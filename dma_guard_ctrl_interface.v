==> flow/design.v <==
`timescale  1ps / 1ps
module dma_guard_ctrl_interface (
    input  wire ctrl_clk,
    input  wire reset,
    input  wire [31:0]              ctrl_s_axi_awaddr,
    input  wire [7:0]               ctrl_s_axi_awlen,
    input  wire [2:0]               ctrl_s_axi_awsize,
    input  wire [1:0]               ctrl_s_axi_awburst,
    input  wire                     ctrl_s_axi_awlock,
    input  wire [3:0]               ctrl_s_axi_awcache,
    input  wire [2:0]               ctrl_s_axi_awprot,
    input  wire                     ctrl_s_axi_awvalid,
    output reg                      ctrl_s_axi_awready,
    input  wire [31:0]              ctrl_s_axi_wdata,
    input  wire [15:0]              ctrl_s_axi_wstrb,
    input  wire                     ctrl_s_axi_wlast,
    input  wire                     ctrl_s_axi_wvalid,
    output reg                      ctrl_s_axi_wready,
    output reg  [1:0]               ctrl_s_axi_bresp,  
    output reg                      ctrl_s_axi_bvalid,
    input  wire                     ctrl_s_axi_bready,
    input  wire [31:0]              ctrl_s_axi_araddr,
    input  wire [7:0]               ctrl_s_axi_arlen,
    input  wire [2:0]               ctrl_s_axi_arsize,
    input  wire [1:0]               ctrl_s_axi_arburst,
    input  wire                     ctrl_s_axi_arlock,
    input  wire [3:0]               ctrl_s_axi_arcache,
    input  wire [2:0]               ctrl_s_axi_arprot,
    input  wire                     ctrl_s_axi_arvalid,
    output reg                      ctrl_s_axi_arready,
    output reg  [31:0]              ctrl_s_axi_rdata,
    output reg  [1:0]               ctrl_s_axi_rresp,  
    output reg                      ctrl_s_axi_rlast,
    output reg                      ctrl_s_axi_rvalid,
    input  wire                     ctrl_s_axi_rready,
    output reg                      ena,
    output reg  [3:0]               wea,
    output reg  [17:0]              addra,
    output reg  [31:0]              dina,
    input  wire [31:0]              douta,
    output wire [127:0]             key
);
    localparam STATE_IDLE =             4'h0;
    localparam STATE_WRITE_METADATA =   4'h1;
    localparam STATE_WRITE_KEY =        4'h2;
    localparam STATE_WRITE_LAST =       4'h3;
    localparam STATE_READ_METADATA  =   4'h4;
    localparam STATE_READ_KEY =         4'h5;
    localparam STATE_READ_KEY_LAST =    4'h6;
    localparam STATE_RESET =            4'h7;
    localparam STATE_READ_METADATA_LAST=4'h8;
    reg [4:0] state;
    reg [31:0] key_storage [0:3];
    reg key_wen;
    reg [1:0] key_addr;
    reg [31:0] key_din;
    assign key = { key_storage[3], key_storage[2], key_storage[1], key_storage[0] };
    reg [8:0] read_counter;
    initial begin
        state <= STATE_IDLE;
        ctrl_s_axi_awready <= 0;
        ctrl_s_axi_wready <= 0;
        ctrl_s_axi_bresp <= 0;
        ctrl_s_axi_bvalid <= 0;
        ctrl_s_axi_arready <= 0;
        ctrl_s_axi_rdata <= 0;
        ctrl_s_axi_rresp <= 0;
        ctrl_s_axi_rlast <= 0;
        ctrl_s_axi_rvalid <= 0;
        ena <= 1;
        wea <= 0;
        addra <= 0;
        dina <= 0;
        read_counter <= 0;
        key_wen <= 0;
        key_addr <= 0;
        key_din <= 0;
        key_storage[3] <= 32'h0f0f0f0f;
        key_storage[2] <= 32'h0e0e0e0e;
        key_storage[1] <= 32'h0d0d0d0d;
        key_storage[0] <= 32'h0c0c0c0c;
    end
    always @ (posedge ctrl_clk) begin
        if (reset) begin
            key_storage[3] <= 32'h0f0f0f0f;
            key_storage[2] <= 32'h0e0e0e0e;
            key_storage[1] <= 32'h0d0d0d0d;
            key_storage[0] <= 32'h0c0c0c0c;
        end else begin
            if (key_wen) begin
                key_storage[key_addr] <= key_din;
            end        
        end
    end
    reg [1:0] previous_read_valid;
    reg [1:0] previous_read_last;
    initial begin
        previous_read_valid <= 0;
        previous_read_last <= 0;
    end
    always @ (posedge ctrl_clk) begin
        if (reset) begin
            state <= STATE_IDLE;
            ctrl_s_axi_awready <= 0;
            ctrl_s_axi_wready <= 0;
            ctrl_s_axi_bresp <= 0;
            ctrl_s_axi_bvalid <= 0;
            ctrl_s_axi_arready <= 0;
            ctrl_s_axi_rdata <= 0;
            ctrl_s_axi_rresp <= 0;
            ctrl_s_axi_rlast <= 0;
            ctrl_s_axi_rvalid <= 0;
            ena <= 1;
            wea <= 0;
            addra <= 0;
            dina <= 0;
            key_wen <= 0;
            key_addr <= 0;
            key_din <= 0;
        end else begin
            case (state)
                STATE_IDLE: begin
                    if (ctrl_s_axi_awvalid) begin
                        ctrl_s_axi_awready <= 1;
                        if ((ctrl_s_axi_awaddr & 32'h100000) == 32'h100000) begin
                            state <= STATE_WRITE_METADATA;
                            addra <= ctrl_s_axi_awaddr[19:2] - 1;    
                        end else begin
                            state <= STATE_WRITE_KEY;
                            key_addr <= ctrl_s_axi_awaddr[3:2] - 1;  
                        end
                    end else if (ctrl_s_axi_arvalid) begin
                        ctrl_s_axi_arready <= 1;
                        read_counter <= ctrl_s_axi_arlen + 1;
                        if ((ctrl_s_axi_araddr & 32'h100000) == 32'h100000) begin
                            state <= STATE_READ_METADATA;
                            addra <= ctrl_s_axi_araddr[19:2];        
                        end else begin
                            state <= STATE_READ_KEY;
                            key_addr <= ctrl_s_axi_araddr[3:2];      
                        end
                    end else begin
                        state <= STATE_IDLE;
                    end
                end
                STATE_READ_KEY: begin
                    ctrl_s_axi_arready <= 0;
                    if (ctrl_s_axi_rready) begin
                        key_addr <= key_addr + 1;
                        ctrl_s_axi_rdata <= key_storage[key_addr];
                        ctrl_s_axi_rvalid <= 1;
                        read_counter <= read_counter - 1;
                        if (read_counter == 1) begin
                            ctrl_s_axi_rlast <= 1;
                            state <= STATE_READ_KEY_LAST;
                        end else begin
                            state <= STATE_READ_KEY;
                        end
                    end
                end
                STATE_READ_METADATA: begin
                    ctrl_s_axi_arready <= 0;
                    if (ctrl_s_axi_rready) begin
                        addra <= addra + 1;
                        previous_read_valid <= { 1'b1, previous_read_valid[1] };
                        read_counter <= read_counter - 1;
                        if (read_counter == 1) begin
                            previous_read_last <= 2'b10;
                            state <= STATE_READ_METADATA_LAST;
                        end else begin
                            state <= STATE_READ_METADATA;
                        end
                    end else begin
                        previous_read_valid <= { 1'b0, previous_read_valid[1] };
                        previous_read_last <= { 1'b0, previous_read_last[1] };
                        state <= STATE_READ_METADATA;
                    end
                    if (previous_read_valid[0]) begin
                        ctrl_s_axi_rvalid <= 1;
                        ctrl_s_axi_rdata <= douta;
                    end
                end
                STATE_READ_KEY_LAST: begin
                    ctrl_s_axi_rlast <= 0;
                    ctrl_s_axi_rvalid <= 0;
                    state <= STATE_RESET; 
                end
                STATE_READ_METADATA_LAST: begin
                    if ((previous_read_valid & 2'b10) == 2'b10) begin
                        state <= STATE_READ_METADATA_LAST;
                    end else begin
                        state <= STATE_RESET; 
                    end
                    if (previous_read_valid[0]) begin
                        ctrl_s_axi_rvalid <= 1;
                        ctrl_s_axi_rdata <= douta;
                    end
                    if (previous_read_last[0]) begin
                        ctrl_s_axi_rlast <= 1;
                    end
                    previous_read_valid <= { 1'b0, previous_read_valid[1] };
                    previous_read_last <= { 1'b0, previous_read_last[1] };
                end
                STATE_WRITE_KEY: begin
                    ctrl_s_axi_awready <= 0;
                    ctrl_s_axi_wready <= 1;
                    if (ctrl_s_axi_wvalid) begin
                        key_addr <= key_addr + 1;
                        key_wen <= 1;
                        key_din <= ctrl_s_axi_wdata;
                        if (ctrl_s_axi_wlast) begin
                            state <= STATE_WRITE_LAST;
                        end else begin
                            state <= STATE_WRITE_KEY;
                        end
                    end else begin
                        key_wen <= 0;
                        state <= STATE_WRITE_KEY;
                    end
                end
                STATE_WRITE_METADATA: begin
                    ctrl_s_axi_awready <= 0;
                    ctrl_s_axi_wready <= 1;
                    if (ctrl_s_axi_wvalid) begin
                        addra <= addra + 1;
                        wea <= 4'hf;
                        dina <= ctrl_s_axi_wdata;
                        if (ctrl_s_axi_wlast) begin
                            state <= STATE_WRITE_LAST; 
                        end else begin
                            state <= STATE_WRITE_METADATA;
                        end
                    end else begin
                        wea <= 0;
                        state <= STATE_WRITE_METADATA;
                    end
                end
                STATE_WRITE_LAST: begin
                    key_wen <= 0;
                    wea <= 0;
                    if (ctrl_s_axi_bready) begin
                        ctrl_s_axi_bvalid <= 1;
                        state <= STATE_RESET;
                    end else begin
                        state <= STATE_WRITE_LAST;
                    end
                end
                STATE_RESET: begin
                    state <= STATE_IDLE;
                    ctrl_s_axi_awready <= 0;
                    ctrl_s_axi_wready <= 0;
                    ctrl_s_axi_bresp <= 0;
                    ctrl_s_axi_bvalid <= 0;
                    ctrl_s_axi_arready <= 0;
                    ctrl_s_axi_rdata <= 0;
                    ctrl_s_axi_rresp <= 0;
                    ctrl_s_axi_rlast <= 0;
                    ctrl_s_axi_rvalid <= 0;
                    ena <= 1;
                    wea <= 0;
                    addra <= 0;
                    dina <= 0;
                    key_wen <= 0;
                    key_addr <= 0;
                    key_din <= 0;
                    read_counter <= 0;
                    previous_read_last <= 0;
                    previous_read_valid <= 0;
                end
            endcase
        end
    end
endmodule
Reports on dma_guard_ctrl_interface
The steps from the RTL of dma_guard_ctrl_interface to its reports follow in flow order.
Lines are those of the file above, counted from 1.
Cell names lack the library's common part.
{ "inputs": {"top": "dma_guard_ctrl_interface", "clock_port": "ctrl_clk", "library": "sky130hd", "lib_corner": "tt_025C_1v80"} }

Elaborated design
Source: Yosys, flattened and elaborated, memories not mapped. Widths are those after wreduce. Registers that Yosys merges into a memory's read port (data or address) are not register bits. Print and check cells do not count.
Yosys's memory passes give these memory sizes; they may raise the number of words (mostly to a power of two), join words into wider ones and drop unused or constant bits.
{ "bits": {"ff_bits": 145, "ramBits": 128, "mem_count": 1, "in_bits": 194, "out_inout_bits": 225} }
{ "classes": {"addsub": 6, "n_eq": 27, "muxes": 73, "bitwise": 1, "n_reduce_logical": 39} }
{ "memory_table": {"columns": ["memory", "words", "word_bits", "line_no", "source"], "rows": [
  ["key_storage", 4, 32, 53, "reg [31:0] key_storage [0:3];"]
]} }
{ "op_table": {"columns": ["cell", "n"], "rows": [
  ["32-bit 2-to-1 mux", 6],
  ["32-bit parallel mux with 2-bit select", 2],
  ["18-bit 2-to-1 mux", 6],
  ["32-bit parallel mux with 3-bit select", 1],
  ["18-bit parallel mux with 4-bit select", 1],
  ["5-bit parallel mux with 9-bit select", 1],
  ["32-bit OR reduction", 1],
  ["2-bit 2-to-1 mux", 16],
  ["9-bit parallel mux with 3-bit select", 1],
  ["9-bit 2-to-1 mux", 3],
  ["2-bit != test with constant B", 10],
  ["4-bit nonzero test", 5],
  ["5-bit by 3-bit == test with 1-bit output with constant B", 4],
  ["18-bit by 1-bit adder with 18-bit output with constant B", 1],
  ["18-bit by 1-bit subtractor with 18-bit output with constant B", 1],
  ["3-bit != test with constant B", 6],
  ["1-bit 2-to-1 mux", 17],
  ["2-bit nonzero test", 8],
  ["4-bit 2-to-1 mux", 4],
  ["2-bit AND reduction", 6],
  ["3-bit AND reduction", 4],
  ["6-bit AND reduction", 2],
  ["2-bit parallel mux with 3-bit select", 2],
  ["2-bit OR reduction", 5],
  ["5-bit by 2-bit == test with 1-bit output with constant B", 2],
  ["1-bit parallel mux with 2-bit select", 5],
  ["8-bit by 1-bit adder with 9-bit output with constant B", 1],
  ["9-bit by 1-bit subtractor with 9-bit output with constant B", 1]
]} }
Not listed: further kinds 18, cells in them 24.

Longest topological paths
Longest topological path by Yosys (ltp), each cell counted once; first at word level (registers and memories cut), then after technology mapping (sequential cells cut; the memories' decode and read muxes count).
{ "logic_depth": {"ltp_word": 4, "abc_area": 0, "mapped_depth": 10} }

Netlist
Source: synth_stat.txt of the flow (Yosys; design flattened, memories mapped). It holds for the ABC_AREA given above (unset counts as 0); a run with the other value may have another netlist.
The area totals of this step are shown rounded.
{ "by_type": {"columns": ["cell_type", "n", "area_total_um2"], "rows": [
  ["edfxtp_1", 141, 4.23E+03],
  ["dfxtp_1", 128, 2.56E+03],
  ["nand2_1", 193, 724.445],
  ["mux4_2", 32, 720.691],
  ["a21oi_1", 97, 485.466],
  ["nor2_1", 119, 446.678],
  ["a211oi_1", 40, 300.288],
  ["clkbuf_1", 75, 281.52],
  ["a22oi_1", 36, 270.259],
  ["and2_1", 28, 175.168],
  ["o21ai_0", 34, 170.163],
  ["nand2b_1", 25, 156.4],
  ["inv_1", 41, 153.898],
  ["xnor2_1", 16, 140.134],
  ["nor3_1", 26, 130.125],
  ["xor2_1", 11, 96.342],
  ["nand3_1", 19, 95.091],
  ["o22ai_1", 15, 93.84]
]} }
Not listed: further types 45, cells in them 155.
{ "mapped": {"cells": 1231, "yosys_area_um2": 12400, "sequential_area_um2": 6800, "ff_cells": 269} }

Timing after synthesis
OpenSTA on the mapped netlist: ideal clock, no wires. The path of least setup slack (recovery checks aside). Input and output delay are each 20% of the period. Register names are those of the netlist, which keeps one name where synthesis merged equal registers.
{ "synth_path": {"kind": "input to register", "from": "input ctrl_s_axi_awaddr[2]", "to": "register addra[12]", "period_ns": 3.0, "launch_ns": 0.600, "arrival_ns": 2.485, "setup_slack_ns": 0.445, "path_delay_ns": 1.956, "driving_pins": 8, "path_buffers": 0, "period_less_setup_slack_ns": 2.555} }
"path_delay_ns" is the arrival time less input delay plus setup time.
"driving_pins": output pins that drive a net of the path, with the launching flip-flop's if there is one; two outputs of one cell count as two.
"period_less_setup_slack_ns" is the clock period less the worst setup slack; recovery checks do not enter. This is arithmetic on one report: input and output delays are still those of the set period (20% each).
The rows between start and end are the longest chain of elaborated cells between them; the timing report does not say that the signal goes this way. Where chains are equally long, one stands for them.
Each line given opens the expression or statement behind the cell; cells for indexed reads and writes are added by Yosys, which also makes memories of some case tables.
A register here has more assigning lines than the two given.
{ "synth_between": {"cell_sequence": "inv_1 -> ha_1 -> or4b_2 -> or3_1 -> nor3_1 -> xnor2_1 -> a211o_1 -> a21oi_1", "elab_chain_cells": 4, "cone_cells": 4} }
{ "synth_lines": {"columns": ["element", "line_no", "source"], "rows": [
  ["start, declared", 5, "input  wire [31:0]              ctrl_s_axi_awaddr,"],
  ["18-bit by 1-bit subtractor with 18-bit output", 127, "addra <= ctrl_s_axi_awaddr[19:2] - 1;"],
  ["18-bit 2-to-1 mux", 125, "if ((ctrl_s_axi_awaddr & 32'h100000) == 32'h100000) begin"],
  ["18-bit 2-to-1 mux", 123, "if (ctrl_s_axi_awvalid) begin"],
  ["18-bit parallel mux with 4-bit select", 121, "case (state)"],
  ["end, assigned", 127, null],
  ["end, assigned", 137, "addra <= ctrl_s_axi_araddr[19:2];"],
  ["end, declared", 38, "output reg  [17:0]              addra,"]
]} }

Timing after layout
From the final timing report of flow run 2: the path of least setup slack in the routed layout; clock arrival at registers is part of the times.
{ "layout_path": {"kind": "register to register", "from": "register state[0]", "to": "register ctrl_s_axi_rdata[20]", "period_ns": 4.19, "launch_ns": 0.55, "arrival_ns": 3.46, "setup_slack_ns": 1.18, "driving_pins": 8, "path_buffers": 1} }
The rows between start and end are the longest chain of elaborated cells between them; the timing report does not say that the signal goes this way. Where chains are equally long, one stands for them.
A register here has more assigning lines than the two given.
{ "layout_between": {"cell_sequence": "dfxtp_1 -> or3_1 -> nor2_1 -> nand2_1 -> o31ai_4 -> buf_4 -> nor2_1 -> a211oi_1", "elab_chain_cells": 4, "cone_cells": 10} }
{ "layout_lines": {"columns": ["element", "line_no", "source"], "rows": [
  ["start, declared", 52, "reg [4:0] state;"],
  ["start, assigned", 103, "state <= STATE_IDLE;"],
  ["start, assigned", 126, "state <= STATE_WRITE_METADATA;"],
  ["5-bit by 4-bit == test with 1-bit output", 121, "case (state)"],
  ["2-bit OR reduction", null, null],
  ["2-bit by 1-bit != test with 1-bit output", null, null],
  ["3-bit AND reduction", null, null],
  ["end, assigned", 150, "ctrl_s_axi_rdata <= key_storage[key_addr];"],
  ["end, assigned", 180, "ctrl_s_axi_rdata <= douta;"],
  ["end, declared", 31, "output reg  [31:0]              ctrl_s_axi_rdata,"]
]} }

2 stored runs of dma_guard_ctrl_interface in the flow (synthesis by Yosys, layout by OpenROAD, sky130hd cells), in arbitrary order. Constraints: input delay and output delay 20% of the set period each, output load 0.01 pF.
"period_less_ws_ns" means the clock period less the worst setup slack. The figure is calculated, with input and output delays left at 20% of the set period.
"worst_path_ns": the worst setup path's part of the clock period (all of it between registers, 20% less for each end at a port) less its slack. A launch clock that arrives late makes it longer, a capture clock that arrives late makes it shorter.
"power.total_uw" rests on the timing tool's default activity at the inputs, not on a simulated workload.
Results are given in rounded form.
[
  {
    "run": "flow run 1",
    "settings": { "period_ns": 2.74, "CORE_UTILIZATION": 47, "SETUP_SLACK_MARGIN": 0.36, "PLACE_DENSITY_LB_ADDON": 0.23, "CELL_PAD_IN_SITES_GLOBAL_PLACEMENT": 2, "ABC_AREA": 1, "GPL_TIMING_DRIVEN": 0, "GPL_ROUTABILITY_DRIVEN": 1, "CTS_CLUSTER_SIZE": 51, "CAP_MARGIN": 20, "CORE_MARGIN": 2, "SLEW_MARGIN": 20 },
    "outcome": "not finished: placement ended with error FLW-0024"
  },
  {
    "run": "flow run 2",
    "settings": { "period_ns": 4.19, "CAP_MARGIN": 20, "CORE_MARGIN": 2, "CORE_UTILIZATION": 40, "SLEW_MARGIN": 20 },
    "results": { "die_footprint_um2": 32400, "post_route_util_pct": 56.6, "period_less_ws_ns": 3.011, "power.total_uw": 9820, "tns_setup_ns": 0.000, "worst_path_ns": 3.01, "worst_setup_path_type": "register to register", "ws_setup_ns": 1.18, "synthArea_um2": 12400, "fin_hold_ws_ns": 0.454, "final_stdcell_area_um2": 17300 }
  }
]
